==> flow/design.v <==
module FSM(clk, state, layer_out, out_state);
    input clk;
    input [2:0] state;
    output reg [2:0] out_state;
    output reg [2:0] layer_out;
    reg [4:0] current_state, next_state;
    localparam LAYER_1  = 4'd0,
               LAYER_2  = 4'd1,
               LAYER_3  = 4'd2;
    always@(*)
    begin: state_table
        case (current_state)
            LAYER_1: next_state = state == 3'b010 ? LAYER_2 : (state == 3'b100 ? LAYER_3 : LAYER_1);
            LAYER_2: next_state = state == 3'b100 ? LAYER_3 : (state == 3'b001 ? LAYER_1 : LAYER_2);
            LAYER_3: next_state = state == 3'b001 ? LAYER_1 : (state == 3'b010 ? LAYER_2 : LAYER_3);
            default: next_state = LAYER_1;
        endcase
    end  
    always@(*)
    begin: enable_signals
        out_state = 3'b000;
        layer_out = 3'b000;
        case(current_state)
            LAYER_1: begin
                out_state = 3'b001;
                layer_out = 3'b001;
            end
            LAYER_2: begin
                out_state = 3'b010;
                layer_out = 3'b010;
            end
            LAYER_3: begin
                out_state = 3'b100;
                layer_out = 3'b100;
            end
        endcase
    end  
    always@(posedge clk)
    begin: state_FFs
        current_state = next_state;
    end  
endmodule
module Main(clk, state, note, freq_out, layer, speaker);
    input clk;
    input [2:0] state;
    input [3:0] note;
    output [18:0] freq_out;
    output [2:0] layer;
    output [7:0] speaker;   
    wire [2:0] out_state;
    wire [2:0] layer_out = layer;
    FSM fsm(
        .clk(clk),
        .state(state),
        .out_state(outstate),
        .layer_out(layer_out)
    );
    SingleNotePlayerLayered player(
        .clk(clk),
        .state(out_state),
        .note(~note),
        .layer_out(layer_out),
	    .freq_out(freq_out),
        .speaker(speaker)
    );
endmodule
module SingleNotePlayerLayered(clk, state, note, layer_out, freq_out, speaker);
    input clk;
    input [2:0] state;
    input [3:0] note;
	reg [31:0] clkdivider;  
	output reg [18:0] freq_out;
    output reg [2:0] layer_out;
    output speaker;
    always@(posedge clk)
    begin
    case (state[2:0])
    3'b001:  
        begin
            layer_out <= 3'b001;
            case (note[3:0])
                4'b0001: clkdivider <= 50000000/880; 	  
                4'b0010: clkdivider <= 50000000/932;      
                4'b0100: clkdivider <= 50000000/986;      
                4'b1000: clkdivider <= 50000000/1046;     
            endcase
        end
    3'b010:  
        begin
            layer_out <= 3'b010;
            case (note[3:0])
                4'b0001: clkdivider <= 50000000/1108;     
                4'b0010: clkdivider <= 50000000/1147;     
                4'b0100: clkdivider <= 50000000/1244;     
                4'b1000: clkdivider <= 50000000/1318;     
            endcase
        end
    3'b100:  
        begin
            layer_out <= 3'b100;
            case (note[3:0])
                4'b0001: clkdivider <= 50000000/1396;     
                4'b0010: clkdivider <= 50000000/1478;     
                4'b0100: clkdivider <= 50000000/1566;     
                4'b1000: clkdivider <= 50000000/1660;     
            endcase
        end
    default: layer_out <= 3'b000;    
    endcase
    end
    reg [31:0] counter;
    always @(posedge clk)
    begin
        if(counter==0) counter <= clkdivider-1; else counter <= counter-1;
        freq_out <= clkdivider[18:0];
    end
    reg speaker;
    always @(posedge clk) if((counter==0) && note) speaker <= ~speaker;
endmodule
module Top(CLOCK_50, SW, KEY, LEDG, LEDR, GPIO);
    input CLOCK_50;
    input [2:0] SW;
    input [3:0] KEY;
    output [2:0] LEDG;
    output [18:0] LEDR;
    output [7:0] GPIO;   
    Main main(
        .clk(CLOCK_50),
        .state(SW),
        .note(~KEY),
	    .freq_out(LEDR),
        .layer(LEDG),
        .speaker(GPIO)
    );
endmodule
; ---- From RTL to reports: Top
; The steps from the RTL of Top to its reports follow in flow order.
; Lines are those of the file above, counted from 1.
; Cell names lack the library's common part.
; The mark - stands for no value.
[inputs]
top_module = Top
clk_port = CLOCK_50
lib = sky130hd
pvt_corner = tt_025C_1v80

; ---- Elaborated design
; Counts by Yosys on the flattened word-level netlist (proc, flatten, opt, wreduce; memories kept). Register bits leave out memories and registers merged into their read ports (data or address). Print and check cells are left out. Cells with the same type and inputs are merged into one.
[classes]
reduce_and_logical = 5
addsub = 2
muxes = 14
n_eq = 15
logic = 3
[ops]
columns = cell, n
row1 = parallel mux 32 bit (select 4 bit), 3
row2 = parallel mux 32 bit (select 3 bit), 1
row3 = subtractor 32 x 1 -> 32 bit with constant B, 2
row4 = zero test 32 bit, 1
row5 = 2-to-1 mux 32 bit, 1
row6 = parallel mux 3 bit (select 3 bit), 2
row7 = != test 5 x 1 -> 1 bit with constant B, 2
row8 = 2-to-1 mux 2 bit, 5
row9 = NOT 4 bit, 2
row10 = == test 3 x 1 -> 1 bit with constant B, 2
row11 = == test 3 x 2 -> 1 bit with constant B, 2
row12 = == test 3 bit with constant B, 2
row13 = parallel mux 2 bit (select 3 bit), 1
row14 = == test 5 x 1 -> 1 bit with constant B, 1
row15 = == test 5 x 2 -> 1 bit with constant B, 1
row16 = != test 5 bit with constant B, 1
row17 = zero test 5 bit, 1
row18 = logical AND 1 x 4 -> 1 bit, 1
row19 = == test 4 x 1 -> 1 bit with constant B, 1
row20 = == test 4 x 2 -> 1 bit with constant B, 1
row21 = == test 4 x 3 -> 1 bit with constant B, 1
row22 = == test 4 bit with constant B, 1
row23 = AND reduction 4 bit, 1
row24 = nonzero test 3 bit, 1
row25 = NOT 1 bit, 1
row26 = 2-to-1 mux 1 bit, 1
[word_totals]
out_inout_bits = 30
elab_cells = 45
reg_bits = 92
input_bits = 8

; ---- Depth
; Yosys ltp: most cells in a row. Word level: on the elaborated netlist, between registers, memories and ports. Mapped: between sequential cells and ports; inverters and the memories' decode and read muxes count.
[logic_depth]
ltp_word = 5
abc_area = 0
ltp_mapped = 6
mapped_depth_nobuf = 5

; ---- Synthesis result
; The flow's flattened synthesis, as Yosys stat reports it; memories are mapped. The netlist is that of the ABC_AREA named above (0 if unset); the other value can give another one.
[types]
columns = cell, n, area_total_um2
row1 = dfxtp_1, 32, 640.614
row2 = buf_4, 31, 232.723
row3 = xnor2_1, 17, 148.893
row4 = xor2_1, 12, 105.101
row5 = nor2_1, 12, 45.043
row6 = nor4_4, 2, 42.541
row7 = nor3_1, 8, 40.038
row8 = nand4_1, 6, 37.536
row9 = nor4_2, 3, 37.536
row10 = edfxtp_1, 1, 30.029
row11 = nand3_1, 5, 25.024
row12 = nor4_1, 4, 25.024
row13 = or4_1, 3, 22.522
row14 = or4_4, 2, 22.522
row15 = nand2_1, 5, 18.768
row16 = or3_1, 3, 18.768
row17 = nand4b_1, 2, 17.517
row18 = inv_1, 4, 15.014
; Other cell types: 9; their cells: 10.
[synth_totals]
cell_count = 162
yosys_area_um2 = 1592.8
ff_cells = 33
sequential_area_um2 = 670.6

; ---- Path before layout
; OpenSTA on the mapped netlist: ideal clock, no wires. The path of least setup slack (recovery checks aside). Input and output delay are each 20% of the period. Register names are those of the netlist, which keeps one name where synthesis merged equal registers.
[synth_timing]
path_kind = reg-to-reg
start = register main.player.counter[16]
end = register main.player.speaker
arrival_ps = 1608
setup_time_ps = 326
period_ps = 2530
delay_ps = 1934
n_path_buf = 0
slack_ps = 596
stages = 5
period_less_setup_slack_ps = 1934
; "delay_ps" = arrival - input delay + setup time.
; "stages" counts driving pins, that of a launching flip-flop among them; a cell with two outputs on the path counts twice.
; "period_less_setup_slack_ps" = period - worst setup slack (recovery checks aside). The figure is calculated, with input and output delays left at 20% of the set period.
; The rows between start and end are the longest chain of elaborated cells between them; the timing report does not say that the signal goes this way. Where chains are equally long, one stands for them.
; A line is the first line of the expression or statement that the cell stems from. Yosys adds cells for indexed reads and writes and turns some case tables into memories.
[synth_via]
cell_sequence = dfxtp_1 > or4_1 > nor2_1 > nand3_1 > nor4_1
elab_chain_cells = 2
[synth_lines]
columns = item, line
row1 = start: declaration, 111  ; reg [31:0] counter;
row2 = start: assignment, 114  ; if(counter==0) counter <= clkdivider-1; else counter <= counter-1;
row3 = zero test 32 bit, 118  ; always @(posedge clk) if((counter==0) && note) speaker <= ~speaker;
row4 = logical AND 1 x 4 -> 1 bit, 118
row5 = end: assignment, 118
row6 = end: declaration, 74  ; output speaker;

; ---- Path in the finished layout
; From the final timing report of job 1: the path of least setup slack in the routed layout; clock arrival at registers is part of the times.
; The report prints the path's times to 10 ps; the period is as set.
[layout_timing]
path_kind = reg-to-reg
start = register main.player.counter[10]
end = register main.player.counter[17]
setup_time_ps = 60
arrival_ps = 2060
stages = 5
n_path_buf = 0
period_ps = 1780
slack_ps = -30
; The rows between start and end are the longest chain of elaborated cells between them; the timing report does not say that the signal goes this way. Where chains are equally long, one stands for them.
[layout_via]
cell_sequence = dfxtp_2 > or4_4 > or3_4 > nor4_4 > xor2_1
elab_chain_cells = 2
[layout_lines]
columns = item, line
row1 = start: declaration, 111  ; reg [31:0] counter;
row2 = start: assignment, 114  ; if(counter==0) counter <= clkdivider-1; else counter <= counter-1;
row3 = subtractor 32 x 1 -> 32 bit, 114
row4 = 2-to-1 mux 32 bit, 114
row5 = end: assignment, 114
row6 = end: declaration, 111

--- measured runs ---
Module Top, platform sky130hd: 2 stored runs of the flow (Yosys, OpenROAD) with differing settings, in no particular order. Input and output delays are each 20% of the period that was set; the output load is 0.01 pF.
"clock_period_reached_ps" = clock period - worst setup slack. The figure is calculated, with input and output delays left at 20% of the set period.
By "fin_power_uw" is meant OpenSTA's value without simulated activity: inputs other than the clock are taken to toggle once in ten clock periods, and the tool carries that through the logic.

# job 1
==> flow/run.sh <==
#!/bin/bash
# the make line also repeats the synthesis and layout settings of config.mk as NAME=value (left out here)
make -C /OpenROAD-flow-scripts/flow DESIGN_CONFIG=/design/flow/config.mk WORK_HOME=/design/flow/orfs CLKGATE_MAP_FILE= finish
==> flow/config.mk <==
export PLATFORM = sky130hd
export DESIGN_NAME = Top
export DESIGN_NICKNAME = Top
export VERILOG_FILES = /design/flow/design.v
export SDC_FILE = /design/flow/constraint.sdc
export NUM_CORES = 4
export LEC_CHECK = 0
export CAP_MARGIN = 20
export CELL_PAD_IN_SITES_GLOBAL_PLACEMENT = 2
export CORE_ASPECT_RATIO = 1.15
export CORE_MARGIN = 5
export CORE_UTILIZATION = 49
export MAX_ROUTING_LAYER = met5
export PLACE_DENSITY_LB_ADDON = 0.09
export SLEW_MARGIN = 20
==> flow/constraint.sdc <==
create_clock -name core_clock -period 1.78 [get_ports {CLOCK_50}]
set_input_delay 0.3560 -clock core_clock [delete_from_list [all_inputs] [get_ports {CLOCK_50}]]
set_output_delay 0.3560 -clock core_clock [all_outputs]
set_load 0.01 [all_outputs]

==> job 1: results <==
fin_power_uw=1210
setup_tns_ps=-28
ws_hold_ps=441
synthArea_um2=1592.8
final_setup_ws_ps=-28
die_area_um2=4493.6
clock_period_reached_ps=1808
post_route_util_pct=56.7

# job 2
==> flow/run.sh <==
#!/bin/bash
# the make line also repeats the synthesis and layout settings of config.mk as NAME=value (left out here)
make -C /OpenROAD-flow-scripts/flow DESIGN_CONFIG=/design/flow/config.mk WORK_HOME=/design/flow/orfs CLKGATE_MAP_FILE= finish
==> flow/config.mk <==
export PLATFORM = sky130hd
export DESIGN_NAME = Top
export DESIGN_NICKNAME = Top
export VERILOG_FILES = /design/flow/design.v
export SDC_FILE = /design/flow/constraint.sdc
export NUM_CORES = 4
export LEC_CHECK = 0
export CAP_MARGIN = 20
export CELL_PAD_IN_SITES_DETAIL_PLACEMENT = 0
export CELL_PAD_IN_SITES_GLOBAL_PLACEMENT = 1
export CORE_MARGIN = 2
export CORE_UTILIZATION = 65
export GPL_ROUTABILITY_DRIVEN = 0
export PLACE_DENSITY_LB_ADDON = 0.14
export SETUP_SLACK_MARGIN = 0.93
export SLEW_MARGIN = 25
==> flow/constraint.sdc <==
create_clock -name core_clock -period 3.21 [get_ports {CLOCK_50}]
set_input_delay 0.6420 -clock core_clock [delete_from_list [all_inputs] [get_ports {CLOCK_50}]]
set_output_delay 0.6420 -clock core_clock [all_outputs]
set_load 0.01 [all_outputs]

==> job 2: results <==
outcome="stopped before the end: placement reported FLW-0024"
--- end ---
