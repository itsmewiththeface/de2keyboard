==> flow/design.v <==
module SingleNotePlayer(clk, note, freq_out, speaker);
    input clk;
    input [2:0] note;
    output [18:0] freq_out = clkdivider[31:13];
    output speaker;
    reg [31:0] clkdivider;  
    always@(posedge clk)
    begin
    case (note[2:0])
        3'b001: clkdivider <= 50000000/880; 	 
        3'b010: clkdivider <= 50000000/986;      
        3'b011: clkdivider <= 50000000/1046;     
        3'b100: clkdivider <= 50000000/1147;     
        3'b101: clkdivider <= 50000000/1318;     
        3'b110: clkdivider <= 50000000/1396;     
        3'b111: clkdivider <= 50000000/1566;     
    endcase
    end
    reg [31:0] counter;
    always @(posedge clk) if(counter==0) counter <= clkdivider-1; else counter <= counter-1;
    reg speaker;
    always @(posedge clk) if((counter==0) && note) speaker <= ~speaker;
endmodule
Step by step through the tools: SingleNotePlayer:

Tool output for the design above, in the order of the flow.
Lines are those of the file above, counted from 1.
Operators: Yosys type, input widths -> output width; for muxes data width and select width s.
Library cell names are shortened.
The mark - stands for no value.

* top module: SingleNotePlayer
* clock port: clk
* library: sky130hd
* timing corner: tt_025C_1v80

After elaboration:

Source: Yosys, flattened and elaborated, memories not mapped. Widths are those after wreduce. Registers that Yosys merges into a memory's read port (data or address) are not register bits. Print and check cells do not count. Equal cells are merged and count once.

* register bits after elaboration: 65
* latch bits: 0
* bits in writable memories: 0
* bits in read-only memories: 0
* clocked read ports x word width: 0
* memory cells: 0
* bits of input ports: 4
* output and inout port bits: 20
* word-level cells: 18

* add/subtract/negate cells: 2
* multiply operators: 0
* divide/modulo/power cells: 0
* order comparisons: 0
* equality and inequality tests: 7
* shift operators: 0
* mux-type cells: 2
* bitwise gates (word level): 1
* reduce/logical cells: 3

Operator list (number)
* $pmux 32 s7: 1
* $sub 32x1->32 const B: 2
* $logic_not 32->1: 1
* $mux 32: 1
* $eq 3x3->1 const B: 4
* $reduce_bool 7->1: 1
* $eq 3x2->1 const B: 2
* $logic_and 1x3->1: 1
* $eq 3x1->1 const B: 1
* $not 1->1: 1

Depth:

Yosys ltp: most cells in a row. Word level: on the elaborated netlist, between registers, memories and ports. Mapped: between sequential cells and ports; inverters and the memories' decode and read muxes count.

* word-level depth: 2
* ABC_AREA: 0
* gate-level depth with buffers: 13
* gate-level depth less buffers: 11

Netlist:

Yosys stat after the flow's synthesis: flattened, memories mapped to cells. It holds for the ABC_AREA given above (unset counts as 0); a run with the other value may have another netlist.

* cell count: 279
* synthesis area: 0.0025787 mm^2
* mapped flip-flops: 49

Cells by type
* dfxtp_1: number 32, total area 640.614 um^2
* edfxtp_1: number 17, total area 510.49 um^2
* buf_4: number 19, total area 142.637 um^2
* xnor2_1: number 14, total area 122.618 um^2
* nor2_1: number 32, total area 120.115 um^2
* a21oi_1: number 19, total area 95.091 um^2
* xor2_1: number 9, total area 78.826 um^2
* nor3_1: number 14, total area 70.067 um^2
* nand2_1: number 18, total area 67.565 um^2
* or3_1: number 10, total area 62.56 um^2
* or4_1: number 7, total area 52.55 um^2
* o21ai_1: number 9, total area 45.043 um^2
* nor4_1: number 7, total area 43.792 um^2
* nand3_1: number 6, total area 30.029 um^2
* o21ai_0: number 6, total area 30.029 um^2
* a2111oi_4: number 1, total area 27.526 um^2
* inv_1: number 7, total area 26.275 um^2
* nand2b_1: number 4, total area 25.024 um^2

Not listed: further types 32, cells in them 48.

Path before layout:

Path of least setup slack by OpenSTA after synthesis, without wires, with an ideal clock, recovery checks aside; 20% of the period is set as input and as output delay. Where synthesis merged equal registers, the netlist keeps one of their names.

* path kind: flip-flop to flip-flop
* start point: reg counter[7]
* end point: reg counter[16]
* clock period: 3850 ps
* launch time at the first pin: 0 ps
* data arrival time: 3151 ps
* required time: 3707 ps
* setup slack: 555 ps
* path delay: 3294 ps
* stages on the path: 13
* path buffers: 2
* period reached after synthesis: 3295 ps

"path delay" is the arrival time less input delay plus setup time.
"stages on the path": output pins that drive a net of the path, with the launching flip-flop's if there is one; two outputs of one cell count as two.
"period reached after synthesis" = period - worst setup slack (recovery checks aside). The figure is calculated, with input and output delays left at 20% of the set period.
Between the ends stands the longest chain of elaborated cells between them, by number of cells; it is not shown to be the way that was timed. Of several equally long chains one is given.
Each line given opens the expression or statement behind the cell; cells for indexed reads and writes are added by Yosys, which also makes memories of some case tables.

* cells stage by stage: dfxtp_1 or4_4 or4b_4 nor4_4 buf_2 a21oi_1 ha_1 or3b_1 clkbuf_1 nor2_1 nand3_1 a2111oi_4 xor2_1
* cells in the longest elaborated chain: 2
* elaborated cells on any way between the ends: 3

Ends and longest elaborated chain, post-synthesis
* start, declared: line 19 `reg [31:0] counter;`
* start, assigned: line 20 `always @(posedge clk) if(counter==0) counter <= clkdivider-1; else counter <= counter-1;`
* $sub 32x1->32: line 20
* $mux 32: line 20
* end, assigned: line 20
* end, declared: line 19

Timing after layout:

Path of least setup slack in the final report of flow run A (OpenROAD, finished layout, wires in). Where an end is a register, its clock arrival counts in the times.
The path's times are printed in steps of 10 ps; the period is the one set.

* path kind: flip-flop to flip-flop
* start point: reg counter[3]
* end point: reg counter[20]
* clock period: 3610 ps
* launch time at the first pin: 300 ps
* data arrival time: 3480 ps
* required time: 3830 ps
* setup slack: 360 ps
* stages on the path: 12
* path buffers: 0

Between the ends stands the longest chain of elaborated cells between them, by number of cells; it is not shown to be the way that was timed. Of several equally long chains one is given.

* cells stage by stage: dfxtp_1 or4_1 or4b_4 nor4_4 a21oi_1 ha_1 or3b_1 nor2_1 nand3_1 a2111oi_4 nand2_1 xnor2_1
* cells in the longest elaborated chain: 2
* elaborated cells on any way between the ends: 3

Ends and longest elaborated chain, after layout
* start, declared: line 19 `reg [31:0] counter;`
* start, assigned: line 20 `always @(posedge clk) if(counter==0) counter <= clkdivider-1; else counter <= counter-1;`
* $sub 32x1->32: line 20
* $mux 32: line 20
* end, assigned: line 20
* end, declared: line 19

Memo
Re: implementation data of SingleNotePlayer

2 stored runs of SingleNotePlayer in the flow (synthesis by Yosys, layout by OpenROAD, sky130hd cells), in arbitrary order. Constraints: input delay and output delay 20% of the set period each, output load 0.01 pF.
"clock period achieved": clock period set for the run, less the worst setup slack. It is reckoned from that one timing run; input and output delays stay at 20% of the period that was set.
"critical path time": the worst setup path's part of the clock period (all of it between registers, 20% less for each end at a port) less its slack. A launch clock that arrives late makes it longer, a capture clock that arrives late makes it shorter.
By "total power after layout" is meant OpenSTA's value without simulated activity: inputs other than the clock are taken to toggle once in ten clock periods, and the tool carries that through the logic.
"critical path time" is given in steps of 10 ps.

### Flow run A

==> flow/run.sh <==
#!/bin/bash
# the make line also repeats the synthesis and layout settings of config.mk as NAME=value (left out here)
make -C /OpenROAD-flow-scripts/flow DESIGN_CONFIG=/design/flow/config.mk WORK_HOME=/design/flow/orfs CLKGATE_MAP_FILE= finish
==> flow/config.mk <==
export PLATFORM = sky130hd
export DESIGN_NAME = SingleNotePlayer
export DESIGN_NICKNAME = SingleNotePlayer
export VERILOG_FILES = /design/flow/design.v
export SDC_FILE = /design/flow/constraint.sdc
export NUM_CORES = 4
export LEC_CHECK = 0
export CAP_MARGIN = 20
export CORE_MARGIN = 2
export CORE_UTILIZATION = 40
export SETUP_SLACK_MARGIN = 0.06
export SLEW_MARGIN = 20
==> flow/constraint.sdc <==
create_clock -name core_clock -period 3.61 [get_ports {clk}]
set_input_delay 0.7220 -clock core_clock [delete_from_list [all_inputs] [get_ports {clk}]]
set_output_delay 0.7220 -clock core_clock [all_outputs]
set_load 0.01 [all_outputs]

Results of flow run A:
- Worst setup slack after layout: 356 ps
- Area of the synthesized netlist: 0.0025787 mm^2
- Area of the standard cells in the finished layout: 0.0027576 mm^2
- Total negative setup slack: 0 ps
- Critical path time: 3,250 ps
- Type of the worst setup path: flip-flop to flip-flop
- Worst-case hold slack: 466 ps
- Clock period achieved: 3,254 ps
- Area inside the die boundary: 0.0071048 mm^2
- Final utilization: 0.439
- Total power after layout: 1.353 mW

### Flow run B

==> flow/run.sh <==
#!/bin/bash
# the make line also repeats the synthesis and layout settings of config.mk as NAME=value (left out here)
make -C /OpenROAD-flow-scripts/flow DESIGN_CONFIG=/design/flow/config.mk WORK_HOME=/design/flow/orfs CLKGATE_MAP_FILE= finish
==> flow/config.mk <==
export PLATFORM = sky130hd
export DESIGN_NAME = SingleNotePlayer
export DESIGN_NICKNAME = SingleNotePlayer
export VERILOG_FILES = /design/flow/design.v
export SDC_FILE = /design/flow/constraint.sdc
export NUM_CORES = 4
export LEC_CHECK = 0
export ABC_AREA = 1
export CAP_MARGIN = 40
export CORE_ASPECT_RATIO = 0.74
export CORE_MARGIN = 2
export CORE_UTILIZATION = 41
export CTS_CLUSTER_DIAMETER = 54
export GPL_TIMING_DRIVEN = 1
export HOLD_SLACK_MARGIN = 0.23
export MIN_ROUTING_LAYER = met1
export PLACE_DENSITY_LB_ADDON = 0.19
export SLEW_MARGIN = 5
==> flow/constraint.sdc <==
create_clock -name core_clock -period 4.88 [get_ports {clk}]
set_input_delay 0.9760 -clock core_clock [delete_from_list [all_inputs] [get_ports {clk}]]
set_output_delay 0.9760 -clock core_clock [all_outputs]
set_load 0.01 [all_outputs]

Results of flow run B:
- Worst setup slack after layout: 2,108 ps
- Area of the synthesized netlist: 0.0029453 mm^2
- Area of the standard cells in the finished layout: 0.0031042 mm^2
- Total negative setup slack: 0 ps
- Critical path time: 2,770 ps
- Type of the worst setup path: flip-flop to flip-flop
- Worst-case hold slack: 468 ps
- Clock period achieved: 2,772 ps
- Area inside the die boundary: 0.0078852 mm^2
- Final utilization: 0.448
- Total power after layout: 0.7183 mW
